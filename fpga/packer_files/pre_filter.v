==> flow/design.v <==
module pre_filter1
(input clk,
input ce,  
input reset,
input [12:0] packer_len,
input enable,
output reg fifo_wr1 ,
output reg fifo_wr2 ,
output reg fifo_wr3 ,
output reg fifo_wr4 
);
localparam STATE_IDLE = 3'd0;
localparam STATE_WR1 = 3'd1;
localparam STATE_WR2 = 3'd2;
localparam STATE_WR3 = 3'd3;
localparam STATE_WR4 = 3'd4;
reg [2:0] state = 3'd0;
reg[12:0] cnt= 13'd0;
reg [12:0] temp_len =13'b0;
initial begin
fifo_wr1<= 1'b0;
fifo_wr2<= 1'b0;
fifo_wr3<= 1'b0;
fifo_wr4<= 1'b0;
end
always @(posedge clk) begin
if (reset == 1'b1) begin
	fifo_wr1<= 1'b0;
	fifo_wr2<= 1'b0;
	fifo_wr3<= 1'b0;
	fifo_wr4<= 1'b0;
	cnt <= 0;
	state <= STATE_IDLE;
end else begin
   fifo_wr1<= 1'b0;
	fifo_wr2<= 1'b0;
	fifo_wr3<= 1'b0;
	fifo_wr4<= 1'b0;
	case(state)
	STATE_IDLE: begin
		cnt <= 0;
		if (enable == 1'b1) begin  
			temp_len <= packer_len - 1;    
			state <= STATE_WR1;
		end else begin
			state <= STATE_IDLE;
		end
	end
	STATE_WR1: begin
		fifo_wr1<= 1'b1;
		fifo_wr2<= 1'b1;
		fifo_wr3<= 1'b0;
		fifo_wr4<= 1'b0;
		if (enable == 1'b0) begin
			state <= STATE_IDLE;
		end else if( cnt < temp_len) begin           
			state <= STATE_WR1; 			
			cnt <= cnt + 1;
		end else begin
			state <= STATE_WR2;
			cnt<= 0;
		end	
	end 
	STATE_WR2: begin
		fifo_wr1<= 1'b0;
		fifo_wr2<= 1'b0;
		fifo_wr3<= 1'b1;
		fifo_wr4<= 1'b1;
		if (enable == 1'b0) begin
			state <= STATE_IDLE;
		end else if( cnt < temp_len) begin           
			state <= STATE_WR2; 			
			cnt <= cnt + 1;
		end else begin
			state <= STATE_WR1;
			cnt<= 0;
		end	
	end 
	default: begin
	   fifo_wr1<= 1'b0;
		fifo_wr2<= 1'b0;
		fifo_wr3<= 1'b0;
		fifo_wr4<= 1'b0;
		state <= STATE_IDLE;
		cnt<= 0;
	end
  endcase
end
end
endmodule
# ---- Tool chain data of pre_filter1
# The steps from the RTL of pre_filter1 to its reports follow in flow order.
# Line numbers count from 1 in the design file above.
# Operators carry their Yosys type and port widths (W data, S select, Z words).
# Library cell names are shortened.
# A cell with -- has no value.
dict set report setup {
  top_module {pre_filter1}
  clock_port {clk}
  cell_library {sky130hd}
  lib_corner {tt_025C_1v80}
}

# ---- Word level
# Source: Yosys, flattened and elaborated, memories not mapped. Widths are those after wreduce. Registers that Yosys merges into a memory's read port (data or address) are not register bits. Print and check cells do not count. Equal cells are merged and count once.
dict set report word_totals {
  reg_bits 31
}
dict set report classes {
  n_reduce_logical 4
  add_sub_neg 2
  cmp 1
  equal 2
  mux 9
  bitwise 2
}
# operator count
set op_table {}
lappend op_table {{$add A13 B1 Y13 const B} 1}
lappend op_table {{$sub A13 B1 Y13 const B} 1}
lappend op_table {{$lt A13 B13 Y1} 1}
lappend op_table {{$mux W13} 1}
lappend op_table {{$pmux W3 S3} 1}
lappend op_table {{$mux W2} 4}
lappend op_table {{$reduce_or A2 Y1} 2}
lappend op_table {{$eq A3 B1 Y1 const B} 1}
lappend op_table {{$eq A3 B2 Y1 const B} 1}
lappend op_table {{$logic_not A3 Y1} 1}
lappend op_table {{$reduce_and A3 Y1} 1}
lappend op_table {{$mux W1} 3}
lappend op_table {{$not A1 Y1} 2}

# ---- Depth
# Longest topological path by Yosys (ltp), each cell counted once; first at word level (registers and memories cut), then after technology mapping (sequential cells cut; the memories' decode and read muxes count).
dict set report logic_depth {
  ltp_word 4
  ABC_AREA 0
  ltp_mapped 7
}

# ---- Synthesis result
# The flow's flattened synthesis, as Yosys stat reports it; memories are mapped. The netlist is that of the ABC_AREA named above (0 if unset); the other value can give another one.
# The area totals of this step are shown rounded.
# cell_type count type_area_um2
set by_type {}
lappend by_type {edfxtp_1 13 390.374}
lappend by_type {dfxtp_1 17 340.326}
lappend by_type {ha_1 18 225.216}
lappend by_type {xor2_1 13 113.859}
lappend by_type {nor2_1 22 82.579}
lappend by_type {xnor2_1 8 70.067}
lappend by_type {inv_1 18 67.565}
lappend by_type {nand2_1 15 56.304}
lappend by_type {nor3_2 3 30.029}
lappend by_type {a21oi_1 5 25.024}
lappend by_type {nand4_1 4 25.024}
lappend by_type {nor2b_1 4 25.024}
lappend by_type {nor3_1 5 25.024}
lappend by_type {nor4_2 2 25.024}
lappend by_type {a31oi_4 1 21.27}
lappend by_type {nand3_1 4 20.019}
lappend by_type {buf_4 2 15.014}
lappend by_type {nand3b_1 2 15.014}
# Not listed: further types 20, cells in them 26.
dict set report synth_totals {
  cell_count 182
  synth_area_um2 1760
  sequential_area_um2 731
  ffs 30
}

# ---- Worst setup path after synthesis
# Source: OpenSTA report_checks on the synthesized netlist (no wires, ideal clock, input and output delay 20% of the period each), path of least setup slack; recovery checks are left aside. Register names are those of the netlist, which keeps one name where synthesis merged equal registers.
dict set report synth_timing {
  path_type {register to register}
  from {register temp_len[12]}
  to {register cnt[10]}
  setup_ns 0.125
  period_ns 2.04
  n_path_buf 0
  t_first_pin_ns 0.000
  path_delay_ns 1.544
  t_arrival_ns 1.419
  path_slack_ns 0.496
  driving_pins 8
  synth_period_reached_ns 1.544
}
# "path_delay_ns" is the arrival time less input delay plus setup time.
# "driving_pins" counts driving pins, that of a launching flip-flop among them; a cell with two outputs on the path counts twice.
# "synth_period_reached_ns" is the clock period less the worst setup slack; recovery checks do not enter. This is arithmetic on one report: input and output delays are still those of the set period (20% each).
# Between the ends stands the longest chain of elaborated cells between them, by number of cells; it is not shown to be the way that was timed. Of several equally long chains one is given.
# A line is the first line of the expression or statement that the cell stems from. Yosys adds cells for indexed reads and writes and turns some case tables into memories.
# At most two assigning lines are given for a register; there are more.
dict set report synth_between {
  cell_sequence {edfxtp_1 > inv_1 > ha_1 > nand4_1 > nor2_2 > nand3_2 > a31oi_4 > nor2_1}
  elab_chain_cells 2
}
# item line_no
set synth_lines {}
lappend synth_lines {{start: declaration} 19} ;# reg [12:0] temp_len =13'b0;
lappend synth_lines {{start: assignment} 43} ;# temp_len <= packer_len - 1;
lappend synth_lines {{$lt A13 B13 Y1} 71} ;# end else if( cnt < temp_len) begin
lappend synth_lines {{$mux W13} 71}
lappend synth_lines {{end: assignment} 58} ;# cnt <= cnt + 1;
lappend synth_lines {{end: assignment} 73} ;# cnt <= cnt + 1;
lappend synth_lines {{end: declaration} 18} ;# reg[12:0] cnt= 13'd0;

# ---- Timing after layout
# Path of least setup slack in the final report of run B (OpenROAD, finished layout, wires in). Where an end is a register, its clock arrival counts in the times.
dict set report layout_timing {
  path_type {register to register}
  from {register temp_len[12]}
  to {register state[0]}
  t_arrival_ns 1.87
  path_slack_ns -0.53
  driving_pins 9
  setup_ns 0.11
  n_path_buf 1
  period_ns 1.17
  t_first_pin_ns 0.27
}
# Between the ends stands the longest chain of elaborated cells between them, by number of cells; it is not shown to be the way that was timed. Of several equally long chains one is given.
# At most two assigning lines are given for a register; there are more.
dict set report layout_between {
  cell_sequence {edfxtp_1 > inv_2 > ha_4 > nand4_1 > nor2_4 > nand3_4 > buf_6 > o31ai_2 > nor3_1}
  elab_chain_cells 4
}
# item line_no
set layout_lines {}
lappend layout_lines {{start: declaration} 19} ;# reg [12:0] temp_len =13'b0;
lappend layout_lines {{start: assignment} 43} ;# temp_len <= packer_len - 1;
lappend layout_lines {{$lt A13 B13 Y1} 71} ;# end else if( cnt < temp_len) begin
lappend layout_lines {{$mux W2} 71}
lappend layout_lines {{$mux W2} 69} ;# if (enable == 1'b0) begin
lappend layout_lines {{$pmux W3 S3} 39} ;# case(state)
lappend layout_lines {{end: assignment} 33} ;# state <= STATE_IDLE;
lappend layout_lines {{end: assignment} 44} ;# state <= STATE_WR1;
lappend layout_lines {{end: declaration} 17} ;# reg [2:0] state = 3'd0;

Subject: flow runs of pre_filter1

Hi,

Design pre_filter1 on sky130hd. What follows are 2 stored runs of the flow, each under its own settings; their order means nothing. The constraints put input and output delay at 20% of the set period each and load the outputs with 0.01 pF.
By "worst_path_ns" is meant the share of the clock period that the worst setup path is allowed (20% is reserved at inputs, 20% at outputs), minus its slack. Clock arrival times at its registers enter into it.
"power.total_mw": no workload was simulated; the value follows from the tool's default switching activity.
Values from the reports are rounded here.

[flow] run A: files
==> flow/run.sh <==
#!/bin/bash
# the make line also repeats the synthesis and layout settings of config.mk as NAME=value (left out here)
make -C /OpenROAD-flow-scripts/flow DESIGN_CONFIG=/design/flow/config.mk WORK_HOME=/design/flow/orfs CLKGATE_MAP_FILE= finish
==> flow/config.mk <==
export PLATFORM = sky130hd
export DESIGN_NAME = pre_filter1
export DESIGN_NICKNAME = pre_filter1
export VERILOG_FILES = /design/flow/design.v
export SDC_FILE = /design/flow/constraint.sdc
export NUM_CORES = 4
export LEC_CHECK = 0
export ABC_AREA = 0
export CAP_MARGIN = 20
export CELL_PAD_IN_SITES_DETAIL_PLACEMENT = 2
export CORE_MARGIN = 5
export CORE_UTILIZATION = 54
export GPL_ROUTABILITY_DRIVEN = 0
export GPL_TIMING_DRIVEN = 0
export HOLD_SLACK_MARGIN = 0.03
export PLACE_DENSITY_LB_ADDON = 0.03
export SLEW_MARGIN = 10
export TNS_END_PERCENT = 45
==> flow/constraint.sdc <==
create_clock -name core_clock -period 1.33 [get_ports {clk}]
set_input_delay 0.2660 -clock core_clock [delete_from_list [all_inputs] [get_ports {clk}]]
set_output_delay 0.2660 -clock core_clock [all_outputs]
set_load 0.01 [all_outputs]

[flow] run A: not finished: placement ended with error DPL-0033

[flow] run B: files
==> flow/run.sh <==
#!/bin/bash
# the make line also repeats the synthesis and layout settings of config.mk as NAME=value (left out here)
make -C /OpenROAD-flow-scripts/flow DESIGN_CONFIG=/design/flow/config.mk WORK_HOME=/design/flow/orfs CLKGATE_MAP_FILE= finish
==> flow/config.mk <==
export PLATFORM = sky130hd
export DESIGN_NAME = pre_filter1
export DESIGN_NICKNAME = pre_filter1
export VERILOG_FILES = /design/flow/design.v
export SDC_FILE = /design/flow/constraint.sdc
export NUM_CORES = 4
export LEC_CHECK = 0
export ABC_AREA = 0
export CAP_MARGIN = 20
export CORE_ASPECT_RATIO = 1.24
export CORE_MARGIN = 4
export CORE_UTILIZATION = 39
export CTS_CLUSTER_DIAMETER = 349
export GPL_ROUTABILITY_DRIVEN = 1
export PLACE_DENSITY_LB_ADDON = 0.15
export SLEW_MARGIN = 15
==> flow/constraint.sdc <==
create_clock -name core_clock -period 1.17 [get_ports {clk}]
set_input_delay 0.2340 -clock core_clock [delete_from_list [all_inputs] [get_ports {clk}]]
set_output_delay 0.2340 -clock core_clock [all_outputs]
set_load 0.01 [all_outputs]

[flow] run B: metrics
[metrics] synthArea_um2 = 1760
[metrics] die_um2 = 5670
[metrics] post_route_util_pct = 59.1
[metrics] worstSetupSlack_ns = -0.534
[metrics] hold_ws_ns = 0.340
[metrics] power.total_mw = 2.27
[metrics] worst_path_ns = 1.70
[metrics] worstPathKind = register to register

Regards
