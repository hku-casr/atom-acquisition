==> flow/design.v <==
module packet_sim
#(parameter AMBER_TIME = 32'd10)
(input clk,
input ce,
input reset,
input fifo_empty,
input [63:0] data_in,
input [13:0] payload_len,
input [13:0] period, 
output reg fifo_rd=1'b0,
output reg [63:0] dout=64'b0,
output reg valid=1'b0,
output reg eof=1'b0
);
localparam STATE_IDLE = 2'd0;
localparam STATE_PACK = 2'd1;
localparam STATE_PACKDELAY = 2'd2;
reg [1:0] state = 2'b0;
reg [13:0] packer_delay = 16'b0;
reg [13:0] packer_cnt = 16'b0;
reg [13:0] temp_pl;
reg [13:0] temp_prd_minus1;
always @(posedge clk) begin
if (reset == 1'b1) begin
  state <= STATE_IDLE;
  fifo_rd <= 1'b0;
  dout <= 0;
  valid <= 1'b0;
  eof <= 1'b0;
  packer_delay <=0;
  packer_cnt <= 0;
end else begin
  fifo_rd <= 1'b0;
  dout <= 0;
  valid <= 1'b0;
  eof <= 1'b0;
  case(state)
	STATE_IDLE: begin
		fifo_rd <= 1'b0;
		dout <= 0;
		valid <= 1'b0;
		eof <= 1'b0;
		temp_pl <= payload_len ; 
		temp_prd_minus1  <= period -1;
		if (fifo_empty == 1'b1) begin
			state <= STATE_IDLE;
		end else begin
			state <= STATE_PACK;
		end
	end
	STATE_PACK: begin
		fifo_rd <= 1'b1;
		dout <= data_in;
		valid <= 1'b1;
		if( packer_cnt < temp_prd_minus1) begin            
			packer_cnt <= packer_cnt + 1;
			eof <= 1'b0;
			if (fifo_empty == 1'b1) begin
				state <= STATE_IDLE;
			end else begin
				state <= STATE_PACK;
			end
		end else begin
			packer_cnt <= 0;
			state <= STATE_PACKDELAY;
			eof <=1'b1; 	 
		end	
	end 
	STATE_PACKDELAY: begin          
		fifo_rd <= 1'b0;
		dout <= data_in;
		valid <= 1'b0;
		eof <=1'b0;
		packer_cnt <= 0;       
		if( packer_delay <= temp_pl) begin
			packer_delay <= packer_delay +1;
			state <= STATE_PACKDELAY;
		end else begin
			packer_delay <= 0;       
			state <= STATE_IDLE;  
		end	
	end 			  
	default: begin
		state <= STATE_IDLE;
	end
  endcase
end
end
endmodule
## Tool chain data of packet_sim

The steps from the RTL of packet_sim to its reports follow in flow order.
Lines are those of the file above, counted from 1.
Operators carry their Yosys type and port widths (W data, S select, Z words).
Library cell names are shortened.
Not given: n/a

| set-up | value |
|---|---|
| top | packet_sim |
| clock port | clk |
| library | sky130hd |
| corner | tt_025C_1v80 |

## Elaborated design

Source: Yosys, flattened and elaborated, memories not mapped. Widths are those after wreduce. Registers that Yosys merges into a memory's read port (data or address) are not register bits. Print and check cells do not count.

| word-level totals | value |
|---|---|
| register bits after elaboration | 124 |
| output and inout port bits | 67 |
| cells after elaboration | 33 |

| operators by class | value |
|---|---|
| add/subtract/negate cells | 3 |
| $lt $le $gt $ge | 2 |
| equal/unequal tests | 2 |
| muxes and demuxes | 9 |
| bitwise logic cells | 3 |
| reduce/logical cells | 6 |

Operators by type and width:

| cell | count |
|---|---|
| $add A14 B1 Y14 const B | 2 |
| $pmux W14 S2 | 1 |
| $mux W14 | 2 |
| $sub A14 B1 Y14 const B | 1 |
| $le A14 B14 Y1 | 1 |
| $lt A14 B14 Y1 | 1 |
| $reduce_or A2 Y1 | 3 |
| $pmux W2 S3 | 1 |
| $mux W2 | 2 |
| $not A1 Y1 | 3 |
| $mux W1 | 3 |
| $eq A2 B1 Y1 const B | 1 |
| $eq A2 B2 Y1 const B | 1 |
| $logic_not A2 Y1 | 1 |
| $reduce_and A2 Y1 | 1 |
| $reduce_bool A2 Y1 | 1 |

## Logic depth

Longest topological path by Yosys (ltp), each cell counted once; first at word level (registers and memories cut), then after technology mapping (sequential cells cut; the memories' decode and read muxes count).

| logic depth | value |
|---|---|
| depth in word-level cells | 4 |
| ABC_AREA | 0 |
| mapped depth | 10 |
| gate-level depth less buffers | 8 |

## Mapped cells and area

The flow's flattened synthesis, as Yosys stat reports it; memories are mapped. The netlist is that of the ABC_AREA named above (0 if unset); the other value can give another one.
Totals and module areas in this step are rounded.

Cell types:

| type | count | area in all (um2) |
|---|---|---|
| dfxtp_1 | 96 | 1.92E+03 |
| edfxtp_1 | 28 | 840.806 |
| ha_1 | 34 | 425.408 |
| and2_1 | 65 | 406.64 |
| inv_1 | 42 | 157.651 |
| xor2_1 | 14 | 122.618 |
| nand3_1 | 23 | 115.11 |
| xnor2_1 | 13 | 113.859 |
| nor2_1 | 25 | 93.84 |
| a21oi_1 | 18 | 90.086 |
| nand2_1 | 17 | 63.811 |
| nand4_1 | 9 | 56.304 |
| o21ai_0 | 9 | 45.043 |
| a22o_1 | 5 | 43.792 |
| and3_1 | 7 | 43.792 |
| clkbuf_1 | 9 | 33.782 |
| nor3_1 | 5 | 25.024 |
| a21o_1 | 3 | 22.522 |

Other cell types: 30; their cells: 39.

| synthesis totals | value |
|---|---|
| cells in the netlist | 461 |
| cell area after synthesis | 4,900 um2 |
| flip-flops | 124 |

## Path before layout

OpenSTA on the mapped netlist: ideal clock, no wires. The path of least setup slack (recovery checks aside). Input and output delay are each 20% of the period. Register names are those of the netlist, which keeps one name where synthesis merged equal registers.

| timing post-synthesis | value |
|---|---|
| path kind | input to register |
| from | input port reset |
| to | register temp_pl[0] |
| period | 3,130 ps |
| input delay | 626 ps |
| setup time | 416 ps |
| arrival | 2,094 ps |
| required time | 2,714 ps |
| slack | 619 ps |
| delay of the path | 1,884 ps |
| stages | 2 |
| buffers on the path | 1 |
| synthesis period reached | 2,511 ps |

"delay of the path" = arrival - input delay + setup time.
"stages": output pins that drive a net of the path, with the launching flip-flop's if there is one; two outputs of one cell count as two.
"synthesis period reached" is the clock period less the worst setup slack; recovery checks do not enter. This is arithmetic on one report: input and output delays are still those of the set period (20% each).
The rows between start and end are the longest chain of elaborated cells between them; the timing report does not say that the signal goes this way. Where chains are equally long, one stands for them.
A line is the first line of the expression or statement that the cell stems from. Yosys adds cells for indexed reads and writes and turns some case tables into memories.

| on the way, post-synthesis | value |
|---|---|
| cell sequence | clkbuf_1 nor2b_1 |
| length of the longest elaborated chain | 2 |

Ends and longest elaborated chain, post-synthesis:

| element | RTL line | RTL |
|---|---|---|
| start, declared | 5 | `input reset,` |
| $not A1 Y1 | n/a |  |
| $reduce_and A2 Y1 | n/a |  |
| end, assigned | 43 | `temp_pl <= payload_len ;` |
| end, declared | 21 | `reg [13:0] temp_pl;` |

## Timing after layout

From the final timing report of run 1: the path of least setup slack in the routed layout; clock arrival at registers is part of the times.
The path's times are printed in steps of 10 ps; the period is the one set.

| timing after layout | value |
|---|---|
| path kind | register to register |
| from | register temp_prd_minus1[12] |
| to | register packer_cnt[7] |
| period | 1,900 ps |
| setup time | 50 ps |
| arrival | 2,380 ps |
| required time | 2,260 ps |
| slack | -120 ps |
| stages | 10 |
| buffers on the path | 1 |

The rows between start and end are the longest chain of elaborated cells between them; the timing report does not say that the signal goes this way. Where chains are equally long, one stands for them.
A register here has more assigning lines than the two given.

| on the way, after layout | value |
|---|---|
| cell sequence | edfxtp_1 inv_1 ha_1 o21ai_0 o21bai_2 nand3b_1 a211oi_2 buf_4 or3b_4 nand3_2 |
| length of the longest elaborated chain | 3 |

Ends and longest elaborated chain, after layout:

| element | RTL line | RTL |
|---|---|---|
| start, declared | 22 | `reg [13:0] temp_prd_minus1;` |
| start, assigned | 44 | `temp_prd_minus1 <= period -1;` |
| $lt A14 B14 Y1 | 55 | `if( packer_cnt < temp_prd_minus1) begin` |
| $mux W14 | 55 |  |
| $pmux W14 S2 | 37 | `case(state)` |
| end, assigned | 31 | `packer_cnt <= 0;` |
| end, assigned | 56 | `packer_cnt <= packer_cnt + 1;` |
| end, declared | 20 | `reg [13:0] packer_cnt = 16'b0;` |

Subject: packet_sim on sky130hd, stored results

Hello all,

Below are 2 stored runs of the flow (Yosys, OpenROAD; platform sky130hd) on packet_sim, each with its settings and what was measured, unordered. Constraints: input delay and output delay 20% of the set period each, output load 0.01 pF.
"worst path time" is the time allowed to the run's worst setup path (the clock period less input and output delay, where it has them) less its slack. Clock arrival times count: a late capture clock shortens it, a late launch clock lengthens it.
By "total power of the final layout" is meant OpenSTA's value without simulated activity: inputs other than the clock are taken to toggle once in ten clock periods, and the tool carries that through the logic.
"worst path time" is given in steps of 10 ps.
Measured values are rounded.

#### Run 1

| setting | value |
|---|---|
| period_ns | `1.9` |
| CAP_MARGIN | `20` |
| CORE_MARGIN | `2` |
| CORE_UTILIZATION | `40` |
| SLEW_MARGIN | `20` |

| result | value |
|---|---|
| synthesized cell area | 4,900 um2 |
| area of the die | 13,000 um2 |
| standard-cell area of the final layout | 7,900 um2 |
| utilization of the finished layout | 0.66 |
| setup slack of the worst path | -120 ps |
| setup total negative slack | -570 ps |
| total power of the final layout | 6.8 mW |
| worst path time | 2,020 ps |
| class of the worst setup path | register to register |

#### Run 2

| setting | value |
|---|---|
| period_ns | `1.68` |
| CORE_UTILIZATION | `60` |
| SETUP_SLACK_MARGIN | `0.06` |
| PLACE_DENSITY_LB_ADDON | `0.28` |
| CELL_PAD_IN_SITES_GLOBAL_PLACEMENT | `0` |
| CELL_PAD_IN_SITES_DETAIL_PLACEMENT | `0` |
| GPL_TIMING_DRIVEN | `1` |
| SLEW_MARGIN | `20` |
| CAP_MARGIN | `20` |
| CORE_MARGIN | `2` |

Unfinished; error DPL-0033 in clock tree synthesis.

Thanks
